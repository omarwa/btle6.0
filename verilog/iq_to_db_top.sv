==> flow/design.v <==
module iq_to_db_top (
    input  logic         i_clk,           
    input  logic         i_rst_n,         
    input  logic         i_en,            
    input  logic [15:0]  i_data_i,        
    input  logic [15:0]  i_data_q,        
    output logic [15:0]  o_db_result_q8   
);
    localparam int P_BIT_WIDTH   = 16;
    localparam int P_ALPHA_SHIFT = 3;
    logic [P_BIT_WIDTH-1:0] abs_i, abs_q;     
    logic [P_BIT_WIDTH:0]   mag_approx;       
    logic [15:0]            log2_q10;         
    logic [31:0]            db_scaled;        
    logic signed [15:0]     db_val;           
    logic [P_BIT_WIDTH-1:0] mx_val, mn_val;
    always_ff @(posedge i_clk or negedge i_rst_n) begin : stage1_proc
        if (!i_rst_n) begin
            abs_i <= '0;
            abs_q <= '0;
            mag_approx <= '0;
        end else if (i_en) begin
            abs_i <= ($signed(i_data_i) < 0) ? -$signed(i_data_i) : i_data_i;
            abs_q <= ($signed(i_data_q) < 0) ? -$signed(i_data_q) : i_data_q;
            if (abs_i > abs_q) begin
                mx_val = abs_i;
                mn_val = abs_q;
            end else begin
                mx_val = abs_q;
                mn_val = abs_i;
            end  
            mag_approx <= (mx_val - (mx_val >> 5)) + ((mn_val >> 2) + (mn_val >> 3) + (mn_val >> 5));
        end  
    end : stage1_proc
    logic [4:0]  leading_bit;  
    logic [9:0]  fraction;     
    logic        found_msb;
    always_comb begin : lod_comb
        leading_bit = 5'd0;
        fraction    = 10'd0;
        found_msb   = 1'b0;
        for (int k = 16; k >= 0; k--) begin
            if (mag_approx[k] && !found_msb) begin
                found_msb   = 1'b1;
                leading_bit = 5'(k);
                if (k >= 10) begin
                    fraction = mag_approx[k-1 -: 10];
                end else if (k > 0) begin
                    fraction = 10'(mag_approx << (10 - k));
                end else begin
                    fraction = 10'd0;
                end  
            end  
        end  
    end : lod_comb
    always_ff @(posedge i_clk or negedge i_rst_n) begin : stage2_proc
        if (!i_rst_n) begin
            log2_q10 <= '0;
        end else if (i_en) begin
            log2_q10 <= {leading_bit, fraction};
        end  
    end : stage2_proc
    assign db_scaled = (32'(log2_q10) * 32'd1541);
    always_ff @(posedge i_clk or negedge i_rst_n) begin : stage3_proc
        if (!i_rst_n) begin
            db_val <= '0;
        end else if (i_en) begin
            db_val <= 16'(db_scaled >> 10); 
        end  
    end : stage3_proc
    localparam int ACC_WIDTH = 16 + 3;  
    logic signed [ACC_WIDTH-1:0] filter_acc;  
    always_ff @(posedge i_clk or negedge i_rst_n) begin : stage4_proc
        if (!i_rst_n) begin
            filter_acc <= '0;
            o_db_result_q8 <= '0;
        end else if (i_en) begin
            filter_acc <= filter_acc + $signed(db_val) - $signed(filter_acc >>> 3);
            o_db_result_q8 <= 16'(filter_acc >>> 3);
        end  
    end : stage4_proc
endmodule : iq_to_db_top
== Reports on iq_to_db_top ==
What the tools print for iq_to_db_top, step after step.
Line numbers count from 1 in the design file above.
Operators: Yosys type, input widths -> output width; for muxes data width and select width s.
Library cell names are shortened.
The mark -- stands for no value.
Inputs
  design top: iq_to_db_top
  clock port: i_clk
  cell library: sky130hd
  library corner: tt_025C_1v80

== Word-level counts ==
Counts by Yosys on the flattened word-level netlist (proc, flatten, opt, wreduce; memories kept). Register bits leave out memories and registers merged into their read ports (data or address). Print and check cells are left out. Cells with the same type and inputs are merged into one.
Storage and ports
  bits in latches: 0
  register bits: 115
  clocked read ports x word width: 0
  word-level cells: 107
  memory cells: 0
  memory bits (writable): 0
  bits of input ports: 35
  ROM bits: 0
Cells by class
  divide/modulo/power cells: 0
  bitwise gates (word level): 0
  reduce/logical cells: 32
  $lt $le $gt $ge: 3
  multipliers: 1
  multiplexer cells: 56
  shift operators: 0
  equal/unequal tests: 0
  $add $sub $neg: 8
Operator list (count)
  $mul 15x11->26 const B: 1
  $mux 10: 17
  $mux 16: 6
  $mux 5: 17
  $lt 16x1->1 const B: 2
  $neg 16->16: 2
  $add 19x16->19: 1
  $sub 19x16->19: 1
  $sub 16x11->17: 1
  $add 17x16->17: 1
  $logic_and 1x1->1: 16
  $logic_not 1->1: 16
  $add 15x11->16: 1
  $gt 16x16->1: 1
  $mux 1: 16
  $add 14x13->15: 1

== Longest topological paths ==
Yosys ltp: most cells in a row. Word level: on the elaborated netlist, between registers, memories and ports. Mapped: between sequential cells and ports; inverters and the memories' decode and read muxes count.
Depth
  depth after elaboration: 49
  ABC_AREA: 0
  mapped depth: 29

== After synthesis ==
Yosys stat after the flow's synthesis: flattened, memories mapped to cells. It holds for the ABC_AREA given above (unset counts as 0); a run with the other value may have another netlist.
Cells by type
  dfrtp_1: count 115, area in all 2877.76 um2
  ha_1: count 162, area in all 2.03E+03 um2
  fa_1: count 61, area in all 1.22E+03 um2
  inv_1: count 182, area in all 683.155 um2
  a21oi_1: count 84, area in all 420.403 um2
  mux2_2: count 32, area in all 360.346 um2
  xor2_1: count 40, area in all 350.336 um2
  nor2_1: count 83, area in all 311.549 um2
  xnor2_1: count 35, area in all 306.544 um2
  mux2i_1: count 27, area in all 270.259 um2
  nand2_1: count 72, area in all 270.259 um2
  o21ai_1: count 40, area in all 200.192 um2
  o21ai_0: count 38, area in all 190.182 um2
  clkbuf_1: count 40, area in all 150.144 um2
  o21a_1: count 17, area in all 127.622 um2
  mux2_1: count 9, area in all 101.347 um2
  nand3_1: count 20, area in all 100.096 um2
  a222oi_1: count 9, area in all 90.086 um2
Other cell types: 58; their cells: 216.
Synthesis totals
  cells in the netlist: 1282
  flip-flops: 115
  mapped area: 11609.9 um2

== Worst setup path after synthesis ==
Path of least setup slack by OpenSTA after synthesis, without wires, with an ideal clock, recovery checks aside; 20% of the period is set as input and as output delay. Where synthesis merged equal registers, the netlist keeps one of their names.
Path after synthesis
  path kind: register to register
  start: register abs_i[1]
  end: register mag_approx[15]
  delay of the path: 6.277 ns
  stages on the path: 27
  data required time: 7.215 ns
  setup slack: 1.064 ns
  clock period: 7.34 ns
  setup time: 0.125 ns
  path buffers: 2
  data arrival time: 6.152 ns
  period reached after synthesis: 6.276 ns
"delay of the path" = arrival - input delay + setup time.
"stages on the path": output pins that drive a net of the path, with the launching flip-flop's if there is one; two outputs of one cell count as two.
"period reached after synthesis" is the clock period less the worst setup slack; recovery checks do not enter. This is arithmetic on one report: input and output delays are still those of the set period (20% each).
The rows between start and end are the longest chain of elaborated cells between them; the timing report does not say that the signal goes this way. Where chains are equally long, one stands for them.
Each line given opens the expression or statement behind the cell; cells for indexed reads and writes are added by Yosys, which also makes memories of some case tables.
Between the ends, after synthesis
  cell sequence: dfrtp_1 > ha_1 > nor2b_1 > o21a_1 > o21a_1 > o21a_1 > o21ai_1 > a21oi_1 > nor4b_1 > or2_1 > buf_2 > buf_4 > mux2_1 > fa_1 > fa_1 > fa_1 > ha_1 > fa_1 > a21o_1 > a21oi_1 > o21bai_1 > a2111o_1 > nand3_1 > nand4_1 > a31oi_1 > xnor2_1 > mux2_2
  length of the longest elaborated chain: 6
RTL lines, path after synthesis
  start: declaration: RTL line 11  | logic [P_BIT_WIDTH-1:0] abs_i, abs_q;
  start: assignment: RTL line 19  | abs_i <= '0;
  start: assignment: RTL line 23  | abs_i <= ($signed(i_data_i) < 0) ? -$signed(i_data_i) : i_data_i;
  $gt 16x16->1: RTL line 25  | if (abs_i > abs_q) begin
  $mux 16: RTL line 25
  $mux 16: RTL line 22  | end else if (i_en) begin
  $add 14x13->15: RTL line 32  | mag_approx <= (mx_val - (mx_val >> 5)) + ((mn_val >> 2) + (mn_val >> 3) + (mn_val >> 5));
  $add 15x11->16: RTL line 32
  $add 17x16->17: RTL line 32
  end: assignment: RTL line 21  | mag_approx <= '0;
  end: assignment: RTL line 32
  end: declaration: RTL line 12  | logic [P_BIT_WIDTH:0]   mag_approx;

== Worst path after layout ==
Path of least setup slack in the final report of entry B (OpenROAD, finished layout, wires in). Where an end is a register, its clock arrival counts in the times.
Path after layout
  path kind: register to register
  start: register abs_i[1]
  end: register mag_approx[16]
  data arrival time: 7.40 ns
  setup time: 0.14 ns
  data required time: 8.36 ns
  stages on the path: 25
  clock period: 8.08 ns
  path buffers: 2
  setup slack: 0.96 ns
The rows between start and end are the longest chain of elaborated cells between them; the timing report does not say that the signal goes this way. Where chains are equally long, one stands for them.
Between the ends, after layout
  cell sequence: dfrtp_1 > ha_1 > nor2b_1 > o21a_1 > o21a_1 > o21a_1 > o21ai_1 > a21oi_1 > nor4b_1 > buf_4 > or2_1 > buf_4 > mux2i_1 > fa_1 > fa_1 > fa_1 > inv_1 > ha_1 > and2_1 > a22o_1 > a311o_1 > o211ai_1 > o21ai_1 > o31ai_1 > a21oi_1
  length of the longest elaborated chain: 6
RTL lines, path after layout
  start: declaration: RTL line 11  | logic [P_BIT_WIDTH-1:0] abs_i, abs_q;
  start: assignment: RTL line 19  | abs_i <= '0;
  start: assignment: RTL line 23  | abs_i <= ($signed(i_data_i) < 0) ? -$signed(i_data_i) : i_data_i;
  $gt 16x16->1: RTL line 25  | if (abs_i > abs_q) begin
  $mux 16: RTL line 25
  $mux 16: RTL line 22  | end else if (i_en) begin
  $add 14x13->15: RTL line 32  | mag_approx <= (mx_val - (mx_val >> 5)) + ((mn_val >> 2) + (mn_val >> 3) + (mn_val >> 5));
  $add 15x11->16: RTL line 32
  $add 17x16->17: RTL line 32
  end: assignment: RTL line 21  | mag_approx <= '0;
  end: assignment: RTL line 32
  end: declaration: RTL line 12  | logic [P_BIT_WIDTH:0]   mag_approx;

Subject: iq_to_db_top on sky130hd, stored results

Hello all,

Module iq_to_db_top, platform sky130hd: 2 stored runs of the flow (Yosys, OpenROAD) with differing settings, in no particular order. Input and output delays are each 20% of the period that was set; the output load is 0.01 pF.
"achieved clock period (ns)" is the run's clock period less its worst setup slack. It is reckoned from that one timing run; input and output delays stay at 20% of the period that was set.
"worst setup path time (ns)" = time allowed to the worst setup path (clock period - input delay - output delay, where it has them) - its slack; a late launch clock adds to it, a late capture clock takes from it.

settings of entry A
{
  "period_ns": 6.87,
  "CORE_UTILIZATION": 52,
  "SETUP_SLACK_MARGIN": 1.5,
  "PLACE_DENSITY_LB_ADDON": 0.14,
  "CELL_PAD_IN_SITES_GLOBAL_PLACEMENT": 3,
  "CAP_MARGIN": 30,
  "SLEW_MARGIN": 20,
  "MAX_ROUTING_LAYER": "met5",
  "CORE_MARGIN": 2
}
report of entry A: did not finish, place, FLW-0024

settings of entry B
{
  "period_ns": 8.08,
  "CAP_MARGIN": 20,
  "CORE_MARGIN": 2,
  "CORE_UTILIZATION": 40,
  "SLEW_MARGIN": 20
}
report of entry B
yosys chip area after synthesis (um^2): 11609.9
finish__design__die__area: 30403.2
finish__design__instance__area__stdcell: 13053.8
finish__design__instance__utilization: 0.4560
finish__timing__setup__ws: 0.963
finish__timing__setup__tns: 0.000
finish__timing__hold__ws: 0.507
achieved clock period (ns): 7.117
worst setup path time (ns): 7.12
worst setup path kind: register to register

Thanks
